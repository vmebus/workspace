==> flow/design.v <==
module	EN_REG4	( D, Q, EN, CLK );
input	[3:0]	D;
input		EN, CLK;
output	[3:0]	Q;
reg	[3:0]	Q;
	always	@( posedge CLK )
		if ( EN )
			Q <= D;
endmodule
module	R_SYJKFF ( RESET_B, J, K, CLK, Q, Q_B );
input	RESET_B, J, K, CLK;
output	Q, Q_B;
reg	Q;
	assign	Q_B = ~Q;
	always	@( posedge CLK or negedge RESET_B )
		if ( !RESET_B )
			Q <= 0;
		else
			case ( { J, K } )
				1:Q <= 0;
				2:Q <= 1;
				3:Q <= ~Q;
			endcase
endmodule
module	MUL	( MD, MQ, ANS, START, CLOCK, RESET_B );
input	[3:0]	MD, MQ;
input		START, CLOCK, RESET_B;
output	[7:0]	ANS;
wire		MQ_S_OUT;
wire		JK_FF_K_IN;
wire		JK_FF_Q_OUT, JK_FF_QB_OUT;
wire	[3:0]	MD_Q_OUT;
wire	[3:0]	ADDER4_A_IN;
wire	[4:0]	ADDER4_OUT;
wire	[2:0]	CNT8_OUT;
wire	[8:0]	ACC_D_IN;
wire	[8:0]	ACC_Q_OUT;
	EN_REG4			U_MD		( MD, MD_Q_OUT, START, CLOCK );
	ADDER4			U_ADDER4 	( ADDER4_A_IN, ACC_Q_OUT[8:5], 1'b0,
							ADDER4_OUT[3:0], ADDER4_OUT[4] );
	EN_REG9			ACC		( ACC_D_IN, ACC_Q_OUT, JK_FF_Q_OUT, START, CLOCK );
	EN_PIN_SOUT_SHIFT	U_MQ		( MQ, MQ_S_OUT, 1'b0, JK_FF_Q_OUT, START, CLOCK );
	R_SYJKFF		JK_FF		( RESET_B, START, JK_FF_K_IN, CLOCK, JK_FF_Q_OUT, JK_FF_QB_OUT );
	EN_CNT8			CNT8		( CNT8_OUT, JK_FF_Q_OUT, CLOCK, START, RESET_B );
	assign		ADDER4_A_IN = MD_Q_OUT & { MQ_S_OUT, MQ_S_OUT, MQ_S_OUT, MQ_S_OUT };
	assign		ACC_D_IN = { ADDER4_OUT, ACC_Q_OUT[4:1] };
	assign		JK_FF_K_IN = CNT8_OUT[2] & ~CNT8_OUT[1] & ~CNT8_OUT[0];
	assign		ANS = ACC_Q_OUT[7:0];
endmodule
module	EN_REG9	( D, Q, EN, CLR, CLK );
input	[8:0]	D;
input		EN, CLR, CLK;
output	[8:0]	Q;
reg	[8:0]	Q;
	always	@( posedge CLK )
		if ( CLR )
			Q <= 0;
		else if ( EN )
			Q <= D;
endmodule
module	EN_PIN_SOUT_SHIFT ( D, SOUT, SIN, EN, LOAD, CLK );
input	[3:0]	D;
input		SIN, EN, LOAD, CLK;
output		SOUT;
reg	[3:0]	SFT_BUF;
	assign 	SOUT = SFT_BUF[0];
	always	@( posedge CLK )
		if ( LOAD )
			SFT_BUF <= D;
		else if ( EN )
			SFT_BUF <= { SIN, SFT_BUF[3:1] };
endmodule
module	EN_CNT8 ( Q, EN, CLK, CLR_SY, CLR_USY );
input		EN, CLK, CLR_SY, CLR_USY;
output	[2:0]	Q;
reg	[2:0]	Q;
	always	@( posedge CLK or negedge CLR_USY )
		if ( !CLR_USY )
			Q <= 0;
		else if ( CLR_SY ) 
			Q <= 0;
		else if ( EN )
			Q <= Q + 1;
endmodule
module	ADDER4	( A_IN, B_IN, CIN, S, COUT );
input	[3:0]	A_IN, B_IN;
input	CIN;
output	[3:0]	S;
output	COUT;
wire	[2:0]	CY;
	FullAdder	FA0	( A_IN[0], B_IN[0],   CIN, S[0], CY[0] );
  	FullAdder	FA1	( A_IN[1], B_IN[1], CY[0], S[1], CY[1] );
 	FullAdder	FA2	( A_IN[2], B_IN[2], CY[1], S[2], CY[2] );
  	FullAdder	FA3	( A_IN[3], B_IN[3], CY[2], S[3],  COUT );
endmodule
module	FullAdder	( A, B, CY_IN, SUM, CY_OUT );
input	A, B, CY_IN;
output	SUM, CY_OUT;
	assign SUM    = A ^ B ^ CY_IN;
	assign CY_OUT = ( A & B ) | ( A & CY_IN ) | ( B & CY_IN );
endmodule
# Step by step through the tools: MUL
# What the tools print for MUL, step after step.
# Lines are those of the file above, counted from 1.
# Operators carry their Yosys type and port widths (W data, S select, Z words).
# Library cell names are shortened.
# A cell with - has no value.
# setup
design,MUL
clock,CLOCK
library,sky130hd
corner,tt_025C_1v80

# Word-level counts
# Source: Yosys, flattened and elaborated, memories not mapped. Widths are those after wreduce. Registers that Yosys merges into a memory's read port (data or address) are not register bits. Print and check cells do not count. Equal cells are merged and count once.
# bits
register_bits,21
latch_bits,0
ramBits,0
rom_bits,0
clocked_rd_ports_x_width,0
mem_count,0
in_bits,11
output_inout_bits,8
elab_cells,45
# classes
add_sub_neg,1
mul,0
div_mod_pow,0
n_cmp,0
n_eq,3
shift,0
n_mux,5
bitwise,29
reduce_and_logical,2
# op_table
operator,count
$and A1 B1 Y1,12
$mux W4,2
$xor A1 B1 Y1,7
$or A1 B1 Y1,6
$mux W3,2
$eq A2 B2 Y1 const B,2
$and A4 B4 Y4,1
$not A1 Y1,3
$add A3 B1 Y3 const B,1
$reduce_bool A3 Y1,1
$pmux W1 S3,1
$eq A2 B1 Y1 const B,1
$reduce_bool A2 Y1,1

# Logic depth
# Depth = most cells in a row (Yosys ltp): at word level without a register or memory, in the mapped netlist without a sequential cell, where the memories' decode and read muxes count.
# depth
ltp_word,11
abc_area,0
mapped_depth,7
ltp_nobuf,7

# After synthesis
# The flow's flattened synthesis, as Yosys stat reports it; memories are mapped. The netlist is that of the ABC_AREA named above (0 if unset); the other value can give another one.
# types
type,count,type_area_um2
edfxtp_1,8,240.23
dfxtp_1,9,180.173
dfrtp_1,4,100.096
mux2i_1,8,80.077
fa_1,3,60.058
nor2_1,10,37.536
mux2_2,3,33.782
a211oi_2,2,25.024
and2_1,4,25.024
ha_1,2,25.024
buf_4,3,22.522
buf_12,1,20.019
buf_6,1,11.261
nand3b_2,1,11.261
a21bo_2,1,10.01
buf_2,2,10.01
a21oi_2,1,8.758
o31a_1,1,8.758
# Other cell types: 5; their cells: 7.
# synth_totals
cell_count,71
synth_area_mm2,0.0009459
sequential_area_mm2,0.0005205
ffs,21
n_buf,7
# By module: a second synthesis without flattening, with its own total; a netlist apart from the flattened one above.
# unflattened
hier_cells,67
area_unflattened_mm2,0.0009059
# Rows give one instance, submodules left out.
# modules
mod,n_inst,n_cells,mod_area_mm2,seq_area_mm2
EN_REG9,1,29,0.0003191,0.0001802
EN_PIN_SOUT_SHIFT,1,9,0.0001714,0.0001201
EN_CNT8,1,11,0.0001364,0.0000751
EN_REG4,1,4,0.0001201,0.0001201
FullAdder,4,1,0.00002,0
MUL,1,6,0.0000413,0
R_SYJKFF,1,4,0.0000375,0.000025
ADDER4,1,0,0,0

# Worst setup path after synthesis
# Source: OpenSTA report_checks on the synthesized netlist (no wires, ideal clock, input and output delay 20% of the period each), path of least setup slack; recovery checks are left aside. Register names are those of the netlist, which keeps one name where synthesis merged equal registers.
# synth_path
kind,flip-flop to flip-flop
start,reg U_MQ.SFT_BUF[0]
end,reg ACC.Q[7]
period_ns,2.24
setup_time_ns,0.079
launch_ns,0.000
t_arrival_ns,2.106
t_required_ns,2.161
path_slack_ns,0.055
delay_ns,2.185
stages,8
n_path_buf,0
synth_period_reached_ns,2.185
# "delay_ns" = arrival - input delay + setup time.
# "stages" counts driving pins, that of a launching flip-flop among them; a cell with two outputs on the path counts twice.
# "synth_period_reached_ns" = period - worst setup slack (recovery checks aside). The figure is calculated, with input and output delays left at 20% of the set period.
# The rows between start and end are the longest chain of elaborated cells between them; the timing report does not say that the signal goes this way. Where chains are equally long, one stands for them.
# Each line given opens the expression or statement behind the cell; cells for indexed reads and writes are added by Yosys, which also makes memories of some case tables.
# synth_via
path_cell_list,edfxtp_1 and2_1 ha_1 fa_1 fa_1 inv_1 fa_1 a211oi_2
elab_chain_cells,9
cone_cells,14
lines_between,3
classes_between,logic: 14
# synth_lines
element,line,source
from (decl),65,reg [3:0] SFT_BUF;
from (assign),69,SFT_BUF <= D;
from (assign),71,"SFT_BUF <= { SIN, SFT_BUF[3:1] };"
$and A4 B4 Y4,45,"assign ADDER4_A_IN = MD_Q_OUT & { MQ_S_OUT, MQ_S_OUT, MQ_S_OUT, MQ_S_OUT };"
$and A1 B1 Y1 x2,100,assign CY_OUT = ( A & B ) | ( A & CY_IN ) | ( B & CY_IN );
$or A1 B1 Y1 x2,100,
$and A1 B1 Y1,100,
$or A1 B1 Y1 x2,100,
$xor A1 B1 Y1,99,assign SUM = A ^ B ^ CY_IN;
to (assign),57,Q <= 0;
to (assign),59,Q <= D;
to (decl),53,output [8:0] Q;

# Timing after layout
# From the final timing report of entry A: the path of least setup slack in the routed layout; clock arrival at registers is part of the times.
# layout_path
kind,flip-flop to flip-flop
start,reg U_MQ.SFT_BUF[0]
end,reg ACC.Q[7]
period_ns,2.18
setup_time_ns,0.07
launch_ns,0.30
t_arrival_ns,2.37
t_required_ns,2.42
path_slack_ns,0.05
stages,8
n_path_buf,0
# The rows between start and end are the longest chain of elaborated cells between them; the timing report does not say that the signal goes this way. Where chains are equally long, one stands for them.
# layout_via
path_cell_list,edfxtp_1 and2_1 ha_2 fa_2 fa_2 inv_2 fa_1 a211oi_2
elab_chain_cells,9
cone_cells,14
lines_between,3
classes_between,logic: 14
# layout_lines
element,line,source
from (decl),65,reg [3:0] SFT_BUF;
from (assign),69,SFT_BUF <= D;
from (assign),71,"SFT_BUF <= { SIN, SFT_BUF[3:1] };"
$and A4 B4 Y4,45,"assign ADDER4_A_IN = MD_Q_OUT & { MQ_S_OUT, MQ_S_OUT, MQ_S_OUT, MQ_S_OUT };"
$and A1 B1 Y1 x2,100,assign CY_OUT = ( A & B ) | ( A & CY_IN ) | ( B & CY_IN );
$or A1 B1 Y1 x2,100,
$and A1 B1 Y1,100,
$or A1 B1 Y1 x2,100,
$xor A1 B1 Y1,99,assign SUM = A ^ B ^ CY_IN;
to (assign),57,Q <= 0;
to (assign),59,Q <= D;
to (decl),53,output [8:0] Q;

# 2 stored runs of MUL in the flow (synthesis by Yosys, layout by OpenROAD, sky130hd cells), in arbitrary order. Constraints: input delay and output delay 20% of the set period each, output load 0.01 pF.
# "timing.achieved_period_ns" means the clock period less the worst setup slack. The figure is calculated, with input and output delays left at 20% of the set period.
# By "timing.worst_path_ns" is meant the share of the clock period that the worst setup path is allowed (20% is reserved at inputs, 20% at outputs), minus its slack. Clock arrival times at its registers enter into it.
# By "power_total_uw" is meant OpenSTA's value without simulated activity: inputs other than the clock are taken to toggle once in ten clock periods, and the tool carries that through the logic.
# Settings: n/a = not set for that run.
name,entry A,entry B
period_ns,2.18,1.78
CORE_UTILIZATION,61,40
SETUP_SLACK_MARGIN,-0.08,n/a
PLACE_DENSITY_LB_ADDON,0.29,n/a
CORE_ASPECT_RATIO,1.28,n/a
CTS_CLUSTER_SIZE,97,n/a
CTS_CLUSTER_DIAMETER,286,n/a
SLEW_MARGIN,10,20
MAX_ROUTING_LAYER,met5,n/a
CAP_MARGIN,20,20
CORE_MARGIN,2,2
power_total_uw,1076,1318
yosys_chip_area_mm2,0.0009459,0.0009459
finalCellArea_mm2,0.0011423,0.0011824
design_die_area_mm2,0.001884,0.0027699
timing.worst_path_ns,2.13,2.13
worstPathKind,flip-flop to flip-flop,flip-flop to flip-flop
setup_ws_ns,0.052,-0.354
timing.achieved_period_ns,2.128,2.134
