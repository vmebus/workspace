==> flow/design.v <==
module	EN_REG4	( D, Q, EN, CLK );
input	[3:0]	D;
input		EN, CLK;
output	[3:0]	Q;
reg	[3:0]	Q;
	always	@( posedge CLK )
		if ( EN )
			Q <= D;
endmodule
module	R_SYJKFF ( RESET_B, J, K, CLK, Q, Q_B );
input	RESET_B, J, K, CLK;
output	Q, Q_B;
reg	Q;
	assign	Q_B = ~Q;
	always	@( posedge CLK or negedge RESET_B )
		if ( !RESET_B )
			Q <= 0;
		else
			case ( { J, K } )
				1:Q <= 0;
				2:Q <= 1;
				3:Q <= ~Q;
			endcase
endmodule
module	DIV	( DD, DQ, ANS, ARE, START, CLOCK, RESET_B );
input	[7:0]	DD;
input	[3:0]	DQ;
input		START, CLOCK, RESET_B;
output	[7:0]	ANS;
output	[3:0]	ARE;
wire		DQ_SEL_IN;
wire		ACC_SEL_IN;
wire		ACC_EN;
wire		JK_FF_K_IN;
wire		JK_FF_Q_OUT, JK_FF_QB_OUT;
wire		ANS_SIN;
wire		ANS_EN;
wire		LAST;
wire	[3:0]	DQ_Q_OUT;
wire	[4:0]	DQ_SEL_A_IN, DQ_SEL_B_IN;
wire	[4:0]	DQ_SEL_OUT;
wire	[4:0]	ADD_SUB_B_IN;
wire	[5:0]	ADD_SUB_OUT;
wire	[11:0]	ACC_SEL_A_IN, ACC_SEL_B_IN;
wire	[12:0]	ACC_D_IN;
wire	[12:0]	ACC_Q_OUT;
wire	[7:0]	ANS_Q_OUT;
wire	[3:0]	CNT16_OUT;
	ADD_SUB			U_ADD_SUB	( ACC_Q_OUT[11:7], ADD_SUB_B_IN, ANS_Q_OUT[0],
							ADD_SUB_OUT[4:0], ADD_SUB_OUT[5] );
	EN_REG4			U_DQ		( DQ, DQ_Q_OUT, START, CLOCK );
	EN_REG13		ACC		( ACC_D_IN, ACC_Q_OUT, ACC_EN, CLOCK );
	EN_SIN_POUT_SHIFT	U_ANS		( ANS_SIN, ANS_Q_OUT, ANS_EN, START, CLOCK );
	R_SYJKFF		JK_FF		( RESET_B, START, JK_FF_K_IN, CLOCK, JK_FF_Q_OUT, JK_FF_QB_OUT );
	EN_CNT16		CNT16		( CNT16_OUT, JK_FF_Q_OUT, CLOCK, START, RESET_B );
	SEL5			DQ_SEL		( DQ_SEL_A_IN, DQ_SEL_B_IN, DQ_SEL_OUT, DQ_SEL_IN );
	SEL12			ACC_SEL		( ACC_SEL_A_IN, ACC_SEL_B_IN, ACC_D_IN[11:0], ACC_SEL_IN );
	assign		DQ_SEL_IN = ~JK_FF_K_IN;
	assign		ACC_SEL_IN = ~START;
	assign		ACC_EN = START | JK_FF_Q_OUT;
	assign		JK_FF_K_IN = CNT16_OUT[3] & ~CNT16_OUT[2] & ~CNT16_OUT[1] & ~CNT16_OUT[0];
	assign		LAST = ~( JK_FF_K_IN & ANS_Q_OUT[0] );
	assign		DQ_SEL_A_IN = { 1'b0, DQ_Q_OUT };
	assign		DQ_SEL_B_IN = { DQ_Q_OUT, 1'b0 };
	assign		ADD_SUB_B_IN = DQ_SEL_OUT & { LAST, LAST, LAST, LAST, LAST };
	assign		ACC_SEL_A_IN = { ADD_SUB_OUT[3:0], ACC_Q_OUT[6:0], 1'b0 };
	assign		ACC_SEL_B_IN = { 4'b0000, DD };
	assign		ACC_D_IN[12] = ADD_SUB_OUT[4];
	assign		ANS = ANS_Q_OUT;
	assign		ANS_SIN = ANS_Q_OUT[0] ^ ADD_SUB_OUT[5];
	assign		ANS_EN = ~JK_FF_K_IN & JK_FF_Q_OUT;
	assign		ARE = ACC_Q_OUT[12:9];
endmodule
module	ADD_SUB		( A, B, SUB, S, CY_BR );
input	[4:0]	A, B;
input		SUB;
output	[4:0]	S;
output		CY_BR;
wire	[5:0]	TOTAL;
	assign	TOTAL = FUNC_ADD_SUB ( A, B, SUB );
	assign	S = TOTAL[4:0];
	assign	CY_BR = TOTAL[5];
function	[5:0]	FUNC_ADD_SUB;
input	[4:0]	A, B;
input		SUB;
	if ( SUB )
		FUNC_ADD_SUB = A - B;
	else
		FUNC_ADD_SUB = A + B;
endfunction
endmodule
module	EN_REG13	( D, Q, EN, CLK );
input	[12:0]	D;
input		EN, CLK;
output	[12:0]	Q;
reg	[12:0]	Q;
	always	@( posedge CLK )
		if ( EN )
			Q <= D;
endmodule
module	EN_SIN_POUT_SHIFT	( SIN, Q, EN, PS, CLK );
input		SIN;
input		EN, PS, CLK;
output	[7:0]	Q;
reg	[7:0]	Q;
	always	@( posedge CLK )
		if ( PS )
			Q[0] <= 1;
		else if ( EN )
			Q <= { Q[6:0], SIN };
endmodule
module	EN_CNT16	( Q, EN, CLK, CLR_SY, CLR_USY );
input		EN, CLK, CLR_SY, CLR_USY;
output	[3:0]	Q;
reg	[3:0]	Q;
	always	@( posedge CLK or negedge CLR_USY )
		if ( !CLR_USY )
			Q <= 0;
		else if ( CLR_SY ) 
			Q <= 0;
		else if ( EN ) 
			Q <= Q + 1;
endmodule
module	SEL5	( A, B, O, SEL );
input	[4:0]	A, B;
input		SEL;
output	[4:0]	O;
	assign	O = FUNC_SEL5 ( A, B, SEL );
function	[4:0]	FUNC_SEL5;
input	[4:0]	A, B;
input		SEL;
	if ( SEL )
		FUNC_SEL5 = A;
	else
		FUNC_SEL5 = B;
endfunction
endmodule
module	SEL12	( A, B, O, SEL );
input	[11:0]	A, B;
input		SEL;
output	[11:0]	O;
	assign	O = FUNC_SEL12 ( A, B, SEL );
function	[11:0]	FUNC_SEL12;
input	[11:0]	A, B;
input		SEL;
	if ( SEL )
		FUNC_SEL12 = A;
	else
		FUNC_SEL12 = B;
endfunction
endmodule
Reports on DIV
The steps from the RTL of DIV to its reports follow in flow order. Lines are those of the file above, counted from 1. Operators carry their Yosys type and port widths (W data, S select, Z words). Library cell names are shortened. Not given: n/a

Top: DIV. Clock: CLOCK. Library: sky130hd. Timing corner: tt_025C_1v80.

Word-level counts
Counts by Yosys on the flattened word-level netlist (proc, flatten, opt, wreduce; memories kept). Register bits leave out memories and registers merged into their read ports (data or address). Print and check cells are left out. Cells with the same type and inputs are merged into one.

The figure for output and inout bits is 12. Under bits in registers stands 30. The figure for input port bits is 15. The entry for elaborated cells reads 38.

The entry for add/subtract/negate cells reads 3. Under eq/ne operators stands 3. Mux-type cells: 6. The entry for bitwise operators reads 15. The entry for reduce/logical cells reads 3.

Operators with widths (count): $mux W8 (1); $mux W4 (2); $not A1 Y1 (7); $add A5 B5 Y6 (1); $sub A5 B5 Y6 (1); $mux W6 (1); $and A1 B1 Y1 (5); $and A5 B5 Y5 (1); $mux W5 (1); $eq A2 B2 Y1 const B (2); $add A4 B1 Y4 const B (1); $reduce_bool A3 Y1 (1); $pmux W1 S3 (1); $eq A2 B1 Y1 const B (1); $reduce_and A2 Y1 (1); $reduce_bool A2 Y1 (1); $or A1 B1 Y1 (1); $xor A1 B1 Y1 (1).

Depth
Longest topological path by Yosys (ltp), each cell counted once; first at word level (registers and memories cut), then after technology mapping (sequential cells cut; the memories' decode and read muxes count).

Under depth after elaboration stands 10. ABC_AREA: 0. The figure for mapped depth is 12. The entry for gate-level depth less buffers reads 12.

Mapped cells and area
Yosys stat after the flow's synthesis: flattened, memories mapped to cells. It holds for the ABC_AREA given above (unset counts as 0); a run with the other value may have another netlist. Totals and module areas in this step are rounded.

The figure for flip-flop cells is 30. The entry for standard cells after synthesis reads 116. Sequential part of the area: 0.000866 mm^2. The figure for buffers is 10. Under cell area after synthesis stands 0.0015 mm^2.

Cells by type: edfxtp_1 (count 24, area in all 720.691 um^2); dfrtp_1 (count 5, area in all 125.12 um^2); ha_1 (count 7, area in all 87.584 um^2); mux2_2 (count 7, area in all 78.826 um^2); buf_4 (count 5, area in all 37.536 um^2); nor2_1 (count 10, area in all 37.536 um^2); xnor2_1 (count 3, area in all 26.275 um^2); xor2_1 (count 3, area in all 26.275 um^2); nand2_1 (count 6, area in all 22.522 um^2); dfxtp_1 (count 1, area in all 20.019 um^2); fa_1 (count 1, area in all 20.019 um^2); nor2b_1 (count 3, area in all 18.768 um^2); a211oi_1 (count 2, area in all 15.014 um^2); a21oi_1 (count 3, area in all 15.014 um^2); clkbuf_1 (count 4, area in all 15.014 um^2); o21ai_0 (count 3, area in all 15.014 um^2); or4b_4 (count 1, area in all 13.763 um^2); a31oi_1 (count 2, area in all 12.512 um^2).

Other cell types: 22; their cells: 26. By module: a second synthesis without flattening, with its own total; a netlist apart from the flattened one above.

The figure for cells (unflattened synthesis) is 114. For area total of the unflattened synthesis the number is 0.0016 mm^2.

Each row is one instance without its submodules.

Modules: EN_REG13 (sequential area 0.00039 mm^2, cells 13, area 0.00039 mm^2, times used 1); ADD_SUB (sequential area 0 mm^2, cells 36, area 0.000274 mm^2, times used 1); EN_SIN_POUT_SHIFT (sequential area 0.00023 mm^2, cells 11, area 0.000251 mm^2, times used 1); EN_CNT16 (sequential area 0.0001 mm^2, cells 16, area 0.000193 mm^2, times used 1); SEL12 (sequential area 0 mm^2, cells 13, area 0.000184 mm^2, times used 1); EN_REG4 (sequential area 0.00012 mm^2, cells 4, area 0.00012 mm^2, times used 1); DIV (sequential area 0 mm^2, cells 12, area 0.0000938 mm^2, times used 1); SEL5 (sequential area 0 mm^2, cells 5, area 0.0000563 mm^2, times used 1); R_SYJKFF (sequential area 0.000025 mm^2, cells 4, area 0.0000375 mm^2, times used 1).

Timing after synthesis
Path of least setup slack by OpenSTA after synthesis, without wires, with an ideal clock, recovery checks aside; 20% of the period is set as input and as output delay. Where synthesis merged equal registers, the netlist keeps one of their names.

Kind: reg2reg. From: reg CNT16.Q[2]. To: reg U_ANS.Q[0]. For data arrival time the number is 2850 ps. Library setup time: 123 ps. For launch time at the first pin the number is 0 ps. For path delay the number is 2973 ps. Clock period: 4850 ps. Under path slack stands 1876 ps. Driving pins on the path: 13. The entry for buffers on the path reads 1. Required time: 4727 ps. Under synthesis period reached stands 2974 ps.

"path delay" = arrival - input delay + setup time. "driving pins on the path" counts driving pins, that of a launching flip-flop among them; a cell with two outputs on the path counts twice. "synthesis period reached" is the clock period less the worst setup slack; recovery checks do not enter. This is arithmetic on one report: input and output delays are still those of the set period (20% each). The rows between start and end are the longest chain of elaborated cells between them; the timing report does not say that the signal goes this way. Where chains are equally long, one stands for them. Each line given opens the expression or statement behind the cell; cells for indexed reads and writes are added by Yosys, which also makes memories of some case tables. At most two assigning lines are given for a register; there are more.

Path through: dfrtp_1 -> or4b_4 -> buf_6 -> a22oi_1 -> ha_1 -> nor2b_1 -> a31oi_1 -> ha_1 -> nor2b_1 -> o31a_1 -> o22ai_1 -> xor2_1 -> o21ai_0. The entry for cells in the longest elaborated chain reads 10. For elaborated cells on any way between the ends the number is 14. Classes of those cells: add/sub: 2; mux: 2; logic: 10.

RTL lines, path after synthesis: start: declaration (line 114) `output [3:0] Q;`; start: assignment (line 118) `Q <= 0;`; start: assignment (line 122) `Q <= Q + 1;`; $not A1 Y1 (line 61) `assign JK_FF_K_IN = CNT16_OUT[3] & ~CNT16_OUT[2] & ~CNT16_OUT[1] & ~CNT16_OUT[0];`; $and A1 B1 Y1 (3 in a row) (line 61); $and A1 B1 Y1 (line 62) `assign LAST = ~( JK_FF_K_IN & ANS_Q_OUT[0] );`; $not A1 Y1 (line 62); $and A5 B5 Y5 (line 65) `assign ADD_SUB_B_IN = DQ_SEL_OUT & { LAST, LAST, LAST, LAST, LAST };`; $add A5 B5 Y6 (line 89) `FUNC_ADD_SUB = A + B;`; $mux W6 (line 86) `if ( SUB )`; $xor A1 B1 Y1 (line 70) `assign ANS_SIN = ANS_Q_OUT[0] ^ ADD_SUB_OUT[5];`; end: assignment (line 108) `Q[0] <= 1;`; end: assignment (line 110) `Q <= { Q[6:0], SIN };`; end: declaration (line 104) `output [7:0] Q;`.

Timing after layout
From the final timing report of run 1: the path of least setup slack in the routed layout; clock arrival at registers is part of the times. The report prints the path's times to 10 ps; the period is as set.

Kind: reg2reg. From: reg CNT16.Q[1]. To: reg U_ANS.Q[0]. For data arrival time the number is 3070 ps. The entry for buffers on the path reads 0. Under path slack stands 130 ps. Required time: 3200 ps. For launch time at the first pin the number is 270 ps. Library setup time: 110 ps. Clock period: 3050 ps. Driving pins on the path: 12.

The rows between start and end are the longest chain of elaborated cells between them; the timing report does not say that the signal goes this way. Where chains are equally long, one stands for them. At most two assigning lines are given for a register; there are more.

Path through: dfrtp_1 -> or4b_4 -> a22oi_2 -> ha_2 -> nor2b_1 -> a31oi_1 -> ha_1 -> nor2b_1 -> o31a_1 -> o22ai_2 -> xor2_1 -> o21ai_0. The entry for cells in the longest elaborated chain reads 9. For elaborated cells on any way between the ends the number is 13. Classes of those cells: add/sub: 2; mux: 2; logic: 9.

RTL lines, path post-layout: start: declaration (line 114) `output [3:0] Q;`; start: assignment (line 118) `Q <= 0;`; start: assignment (line 122) `Q <= Q + 1;`; $not A1 Y1 (line 61) `assign JK_FF_K_IN = CNT16_OUT[3] & ~CNT16_OUT[2] & ~CNT16_OUT[1] & ~CNT16_OUT[0];`; $and A1 B1 Y1 (2 in a row) (line 61); $and A1 B1 Y1 (line 62) `assign LAST = ~( JK_FF_K_IN & ANS_Q_OUT[0] );`; $not A1 Y1 (line 62); $and A5 B5 Y5 (line 65) `assign ADD_SUB_B_IN = DQ_SEL_OUT & { LAST, LAST, LAST, LAST, LAST };`; $add A5 B5 Y6 (line 89) `FUNC_ADD_SUB = A + B;`; $mux W6 (line 86) `if ( SUB )`; $xor A1 B1 Y1 (line 70) `assign ANS_SIN = ANS_Q_OUT[0] ^ ADD_SUB_OUT[5];`; end: assignment (line 108) `Q[0] <= 1;`; end: assignment (line 110) `Q <= { Q[6:0], SIN };`; end: declaration (line 104) `output [7:0] Q;`.

==> results <==
2 stored runs of DIV in the flow (synthesis by Yosys, layout by OpenROAD, sky130hd cells), in arbitrary order. Constraints: input delay and output delay 20% of the set period each, output load 0.01 pF. By "reached clock period" is meant the clock period of the run minus its worst setup slack. This is arithmetic on one report: input and output delays are still those of the set period (20% each). Results are given in rounded form.

Run 1 has these settings: period_ns 3.05; CORE_UTILIZATION 26; CAP_MARGIN 20; CORE_MARGIN 2; SLEW_MARGIN 20. The die area stands at 0.00637 mm^2. The measured utilization after layout is 0.352. The final worst hold slack reads 453 ps. The standard-cell area of the final layout stands at 0.00195 mm^2. The reached clock period is 2916 ps. For the setup TNS the run shows 0 ps. The lowest setup slack stands at 134 ps. The netlist area reported by Yosys reads 0.0015 mm^2.

Run 2 has these settings: period_ns 2.13; CORE_UTILIZATION 64; SETUP_SLACK_MARGIN 0.21; PLACE_DENSITY_LB_ADDON 0.09; HOLD_SLACK_MARGIN -0.06; CORE_ASPECT_RATIO 0.61; CORE_MARGIN 3; TNS_END_PERCENT 55; ABC_AREA 1; CTS_CLUSTER_SIZE 14; MIN_ROUTING_LAYER met1; CAP_MARGIN 20; SLEW_MARGIN 20. Outcome: did not finish, clock tree synthesis stopped with DPL-0033.
